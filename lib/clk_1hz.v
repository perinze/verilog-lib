==> flow/design.v <==
module clk_1hz # (
    parameter WIDTH     = 16,
    parameter FREQ      = 40_000,
    parameter PERIOD    = 4_000_000_000
) (
    input   clk,	 
    input   rst_n,	 
    output  clk_out
);
wire    [WIDTH-1:0] cnt;
wire    cnt_rst_n;
wire    counter_rst_n;
assign  counter_rst_n    = rst_n & cnt_rst_n;
counter c0  (   .clk(clk),
                .rst_n(counter_rst_n),
                .cnt(cnt));
clk_div cd0 (   .clk    (clk),
                .rst_n   (rst_n),
                .cnt    (cnt),
                .clk_out(clk_out),
                .cnt_rst_n(cnt_rst_n));
endmodule
module clk_div # (
	parameter WIDTH = 16,
	parameter N = 20_000
) (
	input clk,			 
	input rst_n,
	input [WIDTH-1:0] cnt,
	output reg clk_out,
	output reg cnt_rst_n
);
always @(posedge clk) begin
	if (rst_n == 1'b0)
		clk_out <= 0;
	else if (cnt == N-1) begin
		clk_out <= ~clk_out;
		cnt_rst_n <= 0;
	end
	else
		cnt_rst_n <= 1;
end
endmodule
module counter # (
	parameter WIDTH = 16
) (
	input clk,
	input rst_n,
	output reg [WIDTH-1:0] cnt
);
always @(posedge clk) begin
	if (rst_n == 0)
		cnt <= {WIDTH{1'b0}};
	else
		cnt <= cnt + 1;
end
endmodule
Reports on clk_1hz
What the tools print for clk_1hz, step after step. Lines are those of the file above, counted from 1. Library cell names are shortened. A cell with - has no value.

Design top: clk_1hz. Clock: clk. Standard-cell library: sky130hd. Corner: tt_025C_1v80.

Elaborated design
Source: Yosys, flattened and elaborated, memories not mapped. Widths are those after wreduce; folded enables and synchronous resets count as part of the registers. Registers that Yosys merges into a memory's read port (data or address) are not register bits. Print and check cells do not count. Equal cells are merged and count once.

Output and inout port bits: 1. For memory bits (writable) the number is 0. The entry for memory cells reads 0. Elaborated cells: 8. Input bits: 2. The entry for register bits after elaboration reads 18. The entry for memory bits (read-only) reads 0. The figure for latch bits is 0. Clocked read ports x word width: 0.

The figure for order comparisons is 0. For add/sub/neg operators the number is 1. Under multipliers stands 0. For shifts and indexed selects the number is 0. The entry for eq/ne operators reads 1. Muxes and demuxes: 1. Under div/mod/pow operators stands 0. The entry for bitwise gates (word level) reads 2. The figure for reductions and logical operators is 0.

Operator list (count): adder 16 x 1 -> 16 bit with constant B (1); == test 16 x 15 -> 1 bit with constant B (1); AND 1 bit (1); inverter 1 bit (1); two-way mux 1 bit (1).

Logic depth
Depth = most cells in a row (Yosys ltp): at word level without a register or memory, in the mapped netlist without a sequential cell, where the memories' decode and read muxes count.

Depth in word-level cells: 2. Under ABC_AREA stands 0. The figure for mapped depth is 4.

After synthesis
Source: synth_stat.txt of the flow (Yosys; design flattened, memories mapped). It holds for the ABC_AREA given above (unset counts as 0); a run with the other value may have another netlist. The area totals of this step are shown rounded.

Cells by type: dfxtp_1 (count 17, total area 340.326 um2); mux2i_1 (count 6, total area 60.058 um2); nand2_1 (count 11, total area 41.29 um2); nor4_1 (count 6, total area 37.536 um2); nand2b_1 (count 5, total area 31.28 um2); nand4_1 (count 5, total area 31.28 um2); a21oi_1 (count 6, total area 30.029 um2); edfxtp_1 (count 1, total area 30.029 um2); nand4_2 (count 2, total area 25.024 um2); o31ai_1 (count 3, total area 22.522 um2); or4_1 (count 3, total area 22.522 um2); nand3_1 (count 4, total area 20.019 um2); or3_1 (count 3, total area 18.768 um2); xor2_1 (count 2, total area 17.517 um2); nor2_1 (count 4, total area 15.014 um2); o21ai_1 (count 3, total area 15.014 um2); and3_1 (count 2, total area 12.512 um2); ha_1 (count 1, total area 12.512 um2).

Not listed: further types 7, cells in them 9.

The entry for cell count reads 93. Buffer cells: 1. Under cell area after synthesis stands 841 um2. Flip-flop cells: 18.

By module: a second synthesis without flattening, with its own total; a netlist apart from the flattened one above.

Under cell total of the unflattened synthesis stands 95. Under area (unflattened synthesis) stands 882 um2.

Each row is one instance without its submodules.

By module: counter (area 729 um2, sequential area 320 um2, cells 82, times used 1); clk_div (area 146 um2, sequential area 50.0 um2, cells 12, times used 1); clk_1hz (area 6.3 um2, sequential area 0.0 um2, cells 1, times used 1).

Worst setup path after synthesis
Source: OpenSTA report_checks on the synthesized netlist (no wires, ideal clock, input and output delay 20% of the period each), path of least setup slack; recovery checks are left aside. Register names are those of the netlist, which keeps one name where synthesis merged equal registers.

Path kind: register -> register. Start: reg c0.cnt[0]. End: reg c0.cnt[10]. For slack the number is -0.013 ns. For time at the first pin the number is 0.000 ns. Under library setup time stands 0.072 ns. Under buffers on the path stands 0. Under delay of the path stands 1.453 ns. Under arrival stands 1.381 ns. For stages on the path the number is 5. For clock period the number is 1.44 ns. For synthesis period reached the number is 1.453 ns.

"delay of the path" = arrival - input delay + setup time. "stages on the path" counts driving pins, that of a launching flip-flop among them; a cell with two outputs on the path counts twice. "synthesis period reached" = period - worst setup slack (recovery checks aside). The figure is calculated, with input and output delays left at 20% of the set period. The rows between start and end are the longest chain of elaborated cells between them; the timing report does not say that the signal goes this way. Where chains are equally long, one stands for them. Each line given opens the expression or statement behind the cell; cells for indexed reads and writes are added by Yosys, which also makes memories of some case tables.

Cells stage by stage: dfxtp_1 -> ha_1 -> nand4_2 -> or4_1 -> a21oi_1. Under cells in the longest elaborated chain stands 1. The entry for elaborated cells on any way between the ends reads 1.

RTL lines, path after synthesis: start: declaration (RTL line 49) `output reg [WIDTH-1:0] cnt`; start: assignment (RTL line 53) `cnt <= {WIDTH{1'b0}};`; start: assignment (RTL line 55) `cnt <= cnt + 1;`; adder 16 x 1 -> 16 bit (RTL line 55); end: assignment (RTL line 53); end: assignment (RTL line 55); end: declaration (RTL line 49).

Timing after layout
Path of least setup slack in the final report of job 2 (OpenROAD, finished layout, wires in). Where an end is a register, its clock arrival counts in the times.

Path kind: register -> register. Start: reg c0.cnt[0]. End: reg c0.cnt[10]. Under arrival stands 1.59 ns. For clock period the number is 1.46 ns. For time at the first pin the number is 0.25 ns. For stages on the path the number is 5. For slack the number is 0.06 ns. Under buffers on the path stands 0. Under library setup time stands 0.06 ns.

The rows between start and end are the longest chain of elaborated cells between them; the timing report does not say that the signal goes this way. Where chains are equally long, one stands for them.

Cells stage by stage: dfxtp_1 -> ha_4 -> nand4_4 -> or4_4 -> a21oi_2. Under cells in the longest elaborated chain stands 1. The entry for elaborated cells on any way between the ends reads 1.

RTL lines, path after layout: start: declaration (RTL line 49) `output reg [WIDTH-1:0] cnt`; start: assignment (RTL line 53) `cnt <= {WIDTH{1'b0}};`; start: assignment (RTL line 55) `cnt <= cnt + 1;`; adder 16 x 1 -> 16 bit (RTL line 55); end: assignment (RTL line 53); end: assignment (RTL line 55); end: declaration (RTL line 49).

Subject: flow runs of clk_1hz

Hi,

Top module clk_1hz; platform sky130hd; tools Yosys and OpenROAD; 2 stored runs in no particular order. Input and output delays are each 20% of the period that was set; the output load is 0.01 pF. "period reached" means the clock period less the worst setup slack. The figure is calculated, with input and output delays left at 20% of the set period. "time of the worst setup path" is the time allowed to the run's worst setup path (the clock period less input and output delay, where it has them) less its slack. Clock arrival times count: a late capture clock shortens it, a late launch clock lengthens it. By "power consumption" is meant OpenSTA's value without simulated activity: inputs other than the clock are taken to toggle once in ten clock periods, and the tool carries that through the logic. The measured numbers are rounded.

Job 1 has these settings: period_ns 2.2; CORE_UTILIZATION 69; SETUP_SLACK_MARGIN 0.62; CELL_PAD_IN_SITES_GLOBAL_PLACEMENT 1; CELL_PAD_IN_SITES_DETAIL_PLACEMENT 2; TNS_END_PERCENT 75; GPL_TIMING_DRIVEN 0; CTS_CLUSTER_SIZE 79; CTS_CLUSTER_DIAMETER 366; CAP_MARGIN 5; MIN_ROUTING_LAYER met1; CORE_MARGIN 2; SLEW_MARGIN 20. Outcome: did not finish, placement stopped with GPL-0301.

Job 2 has these settings: period_ns 1.46; CORE_UTILIZATION 19; SETUP_SLACK_MARGIN -0.01; PLACE_DENSITY_LB_ADDON 0.08; CORE_ASPECT_RATIO 0.68; CORE_MARGIN 6; GPL_TIMING_DRIVEN 1; CAP_MARGIN 0; MIN_ROUTING_LAYER met1; SLEW_MARGIN 20. The total negative slack on setup checks is 0.000 ns. For the standard-cell area of the final layout the run shows 1160 um2. The worst setup slack after layout stands at 0.061 ns. The utilization in the final report stands at 0.28. The period reached comes to 1.399 ns. For the time of the worst setup path the run shows 1.40 ns. Type of the worst setup path: register -> register. For the netlist area reported by Yosys the run shows 841 um2. The worst hold slack in the final report reads 0.481 ns. The measured die area is 6200 um2. For the power consumption the run shows 961 µW.

Regards
