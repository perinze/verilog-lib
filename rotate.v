==> flow/design.v <==
module counter # (
	parameter WIDTH = 16
) (
	input clk,
	input rst_n,
	output reg [WIDTH-1:0] cnt
);
always @(posedge clk) begin
	if (rst_n == 0)
		cnt <= {WIDTH{1'b0}};
	else
		cnt <= cnt + 1;
end
endmodule
module wash_fsm # (
    parameter CNTW = 6,       
    parameter SW = 3,        
    parameter MW = 2,        
    parameter CW = 32,
    parameter CCW = 32,
    parameter PAUSE = 16,
    parameter S0 = 0,
    parameter S1 = 1,
    parameter S2 = 2,
    parameter S3 = 3,
    parameter S4 = 4,
    parameter M0 = 0,
    parameter M1 = 1,
    parameter M2 = 2
) (
    input clk,		 
    input rst_n,
    output [1:0] motor,
    output compl_n
);
wire [CNTW-1:0] cnt;
reg [SW-1:0] state;
wire [SW-1:0] next;
wire clear;
reg clear_reg;
counter #(.WIDTH(CNTW))    c0	(	.clk(clk),
			                        .rst_n(clear),
			                        .cnt(cnt));
assign motor = {SW{rst_n}} &   (state == S1 ? M1 :
                                state == S2 ? M0 :
                                state == S3 ? M2 :
                                state == S4 ? M0 : M0);
assign clear = rst_n & over;
assign next =  (state == S1 && cnt == CW    ? S2 :
                state == S2 && cnt == PAUSE ? S3 :
                state == S3 && cnt == CCW   ? S4 :
                state == S4 && cnt == PAUSE ? S0 : state);
assign over =  (state == S1 && cnt == CW    ? 0 :
                state == S2 && cnt == PAUSE ? 0 :
                state == S3 && cnt == CCW   ? 0 :
                state == S4 && cnt == PAUSE ? 0 : 1);
assign compl_n = (state != S0);
always@(posedge clk) begin
    if (~rst_n)
        state <= S1;
    else
        state <= next;
end
endmodule
-- From RTL to reports: wash_fsm
The steps from the RTL of wash_fsm to its reports follow in flow order.
Line numbers count from 1 in the design file above.
Operators carry their Yosys type and port widths (W data, S select, Z words).
Cell names lack the library's common part.
Not given: n/a
- top module: wash_fsm
- clock: clk
- cell library: sky130hd
- library corner: tt_025C_1v80

-- Word-level counts
Counts by Yosys on the flattened word-level netlist (proc, flatten, opt, wreduce; memories kept). Register bits leave out memories and registers merged into their read ports (data or address). Print and check cells are left out. Cells with the same type and inputs are merged into one.
- noted $add $sub $neg: 1
- noted mux-type cells: 11
- noted reduce/logical cells: 7
- bitwise operators: 3
- noted equality and inequality tests: 6
- operators by type and width (cell ; number):
    $mux W2 ; 5
    $eq A3 B2 Y1 const B ; 2
    $add A6 B1 Y6 const B ; 1
    $eq A6 B5 Y1 const B ; 1
    $eq A6 B6 Y1 const B ; 1
    $mux W3 ; 2
    $logic_and A1 B1 Y1 ; 4
    $reduce_bool A4 Y1 ; 1
    $mux W1 ; 4
    $eq A3 B1 Y1 const B ; 1
    $eq A3 B3 Y1 const B ; 1
    $reduce_bool A3 Y1 ; 1
    $reduce_or A3 Y1 ; 1
    $and A2 B2 Y2 ; 1
    $and A1 B1 Y1 ; 1
    $not A1 Y1 ; 1
- register bits after elaboration: 9
- output and inout port bits: 3
- noted word-level cells: 31
- input port bits: 2

-- Depth
Yosys ltp: most cells in a row. Word level: on the elaborated netlist, between registers, memories and ports. Mapped: between sequential cells and ports; inverters and the memories' decode and read muxes count.
- word-level depth at 7
- noted ABC_AREA: 0
- mapped depth: 5
- mapped depth without buffers at 5

-- Mapped cells and area
The flow's flattened synthesis, as Yosys stat reports it; memories are mapped. The netlist is that of the ABC_AREA named above (0 if unset); the other value can give another one.
- flip-flops: 9
- mapped area at 465.4 sq um
- buffers: 0
- noted area of sequential cells: 180.2 sq um
- standard cells after synthesis at 52
- cells by type (cell ; number ; area in all (sq um)):
    dfxtp_1 ; 9 ; 180.173
    ha_1 ; 2 ; 25.024
    a21oi_1 ; 4 ; 20.019
    xor2_1 ; 2 ; 17.517
    inv_1 ; 4 ; 15.014
    nand2_1 ; 4 ; 15.014
    nand3_1 ; 3 ; 15.014
    o21ai_0 ; 3 ; 15.014
    or4b_4 ; 1 ; 13.763
    or3_1 ; 2 ; 12.512
    o41a_1 ; 1 ; 11.261
    a2bb2oi_1 ; 1 ; 8.758
    and2b_2 ; 1 ; 8.758
    nor4b_1 ; 1 ; 8.758
    o2111ai_1 ; 1 ; 8.758
    o311ai_1 ; 1 ; 8.758
    or3b_2 ; 1 ; 8.758
    xnor2_1 ; 1 ; 8.758
Not listed: further types 9, cells in them 10.
The figures by module come from a second, unflattened synthesis with its own total; it is not the netlist above.
- cells (unflattened synthesis): 49
- area total of the unflattened synthesis at 456.7 sq um
Rows give one instance, submodules left out.
- modules (module ; area (sq um) ; times used ; cells ; seq. area (sq um)):
    counter #(WIDTH=6) ; 235.2 ; 1 ; 22 ; 120.1
    wash_fsm ; 221.5 ; 1 ; 27 ; 60.1

-- Path before layout
OpenSTA on the mapped netlist: ideal clock, no wires. The path of least setup slack (recovery checks aside). Input and output delay are each 20% of the period. Register names are those of the netlist, which keeps one name where synthesis merged equal registers.
- kind: flip-flop to flip-flop
- from: reg c0.cnt[0]
- to: reg c0.cnt[5]
- noted slack: 242 ps
- library setup time at 154 ps
- path delay at 1567 ps
- stages: 6
- launch time at the first pin: 0 ps
- noted data arrival time: 1413 ps
- path buffers: 0
- noted data required time: 1656 ps
- clock period at 1810 ps
- period reached after synthesis: 1568 ps
"path delay" is the arrival time less input delay plus setup time.
"stages": output pins that drive a net of the path, with the launching flip-flop's if there is one; two outputs of one cell count as two.
"period reached after synthesis" is the clock period less the worst setup slack; recovery checks do not enter. This is arithmetic on one report: input and output delays are still those of the set period (20% each).
Between the ends stands the longest chain of elaborated cells between them, by number of cells; it is not shown to be the way that was timed. Of several equally long chains one is given.
Each line given opens the expression or statement behind the cell; cells for indexed reads and writes are added by Yosys, which also makes memories of some case tables.
- path through: dfxtp_1 inv_1 ha_1 or3b_2 a2bb2oi_1 a22oi_1
- cells in the longest elaborated chain: 7
- elaborated cells between the ends (all ways): 12
- those cells by class: 1 x add/sub; 2 x eq/ne; 4 x mux; 1 x logic; 4 x reduce/logical
- RTL lines, path post-synthesis (element ; RTL line ; source):
    from (decl) ; 6 ; output reg [WIDTH-1:0] cnt
    from (assign) ; 10 ; cnt <= {WIDTH{1'b0}};
    from (assign) ; 12 ; cnt <= cnt + 1;
    $eq A6 B5 Y1 ; 56 ; state == S4 && cnt == PAUSE ? 0 : 1);
    $logic_and A1 B1 Y1 ; 56 ;
    $mux W1 ; 56 ;
    $mux W1 ; 55 ; state == S3 && cnt == CCW   ? 0 :
    $mux W1 ; 54 ; state == S2 && cnt == PAUSE ? 0 :
    $mux W1 ; 53 ; assign over =  (state == S1 && cnt == CW    ? 0 :
    $and A1 B1 Y1 ; 48 ; assign clear = rst_n & over;
    to (assign) ; 10 ;
    to (assign) ; 12 ;
    to (decl) ; 6 ;

-- Path in the finished layout
Path of least setup slack in the final report of job 1 (OpenROAD, finished layout, wires in). Where an end is a register, its clock arrival counts in the times.
The path's times are printed in steps of 10 ps; the period is the one set.
- kind: input port to output port
- from: in rst_n
- to: out motor[0]
- stages: 5
- external input delay at 560 ps
- noted slack: 370 ps
- launch time at the first pin: 560 ps
- noted data arrival time: 1870 ps
- external output delay at 560 ps
- clock period at 2790 ps
- path buffers: 2
- noted data required time: 2230 ps
Between the ends stands the longest chain of elaborated cells between them, by number of cells; it is not shown to be the way that was timed. Of several equally long chains one is given.
- path through: clkdlybuf4s50_1 and2b_2 nand2_1 nor2_1 clkdlybuf4s50_1
- cells in the longest elaborated chain: 1
- elaborated cells between the ends (all ways): 1
- RTL lines with such cells: 1
- those cells by class: 1 x logic
- RTL lines, path post-layout (element ; RTL line ; source):
    from (decl) ; 32 ; input rst_n,
    $and A2 B2 Y2 ; 44 ; assign motor = {SW{rst_n}} &   (state == S1 ? M1 :
    to (decl) ; 33 ; output [1:0] motor,

Hand-over note for wash_fsm

Record of 2 stored runs of the RTL-to-layout flow on wash_fsm, platform sky130hd. The runs are unordered. Constraints: input delay and output delay 20% of the set period each, output load 0.01 pF.
By "period achieved" is meant the clock period of the run minus its worst setup slack. This is arithmetic on one report: input and output delays are still those of the set period (20% each).
"critical setup path time": the worst setup path's part of the clock period (all of it between registers, 20% less for each end at a port) less its slack. A launch clock that arrives late makes it longer, a capture clock that arrives late makes it shorter.
"power consumption": no workload was simulated; the value follows from the tool's default switching activity.
"critical setup path time" is known to 10 ps.

Job 1
Settings were period_ns = 2.79; CAP_MARGIN = 20; CORE_MARGIN = 2; CORE_UTILIZATION = 40; SLEW_MARGIN = 20
- noted the post-route utilization: 50.8%
- setup total negative slack: 0 ps
- standard-cell area after routing at 556.8 sq um
- noted the worst hold slack in the final report: 462 ps
- noted the die size: 1,452.4 sq um
- noted the period achieved: 2,424 ps
- noted the power consumption: 0.3845 mW
- noted the setup slack of the worst path: 366 ps
- critical setup path time at 1,310 ps
- worst path kind: input port to output port
- synthesized cell area at 465.4 sq um

Job 2
Settings were period_ns = 3.06; CORE_UTILIZATION = 42; SETUP_SLACK_MARGIN = 0.41; CORE_ASPECT_RATIO = 1.74; GPL_TIMING_DRIVEN = 0; CTS_CLUSTER_SIZE = 49; CTS_CLUSTER_DIAMETER = 274; CAP_MARGIN = 20; SLEW_MARGIN = 40; MAX_ROUTING_LAYER = met5; CORE_MARGIN = 2
- incomplete, floorplanning halted on PDN-0185

End of note.
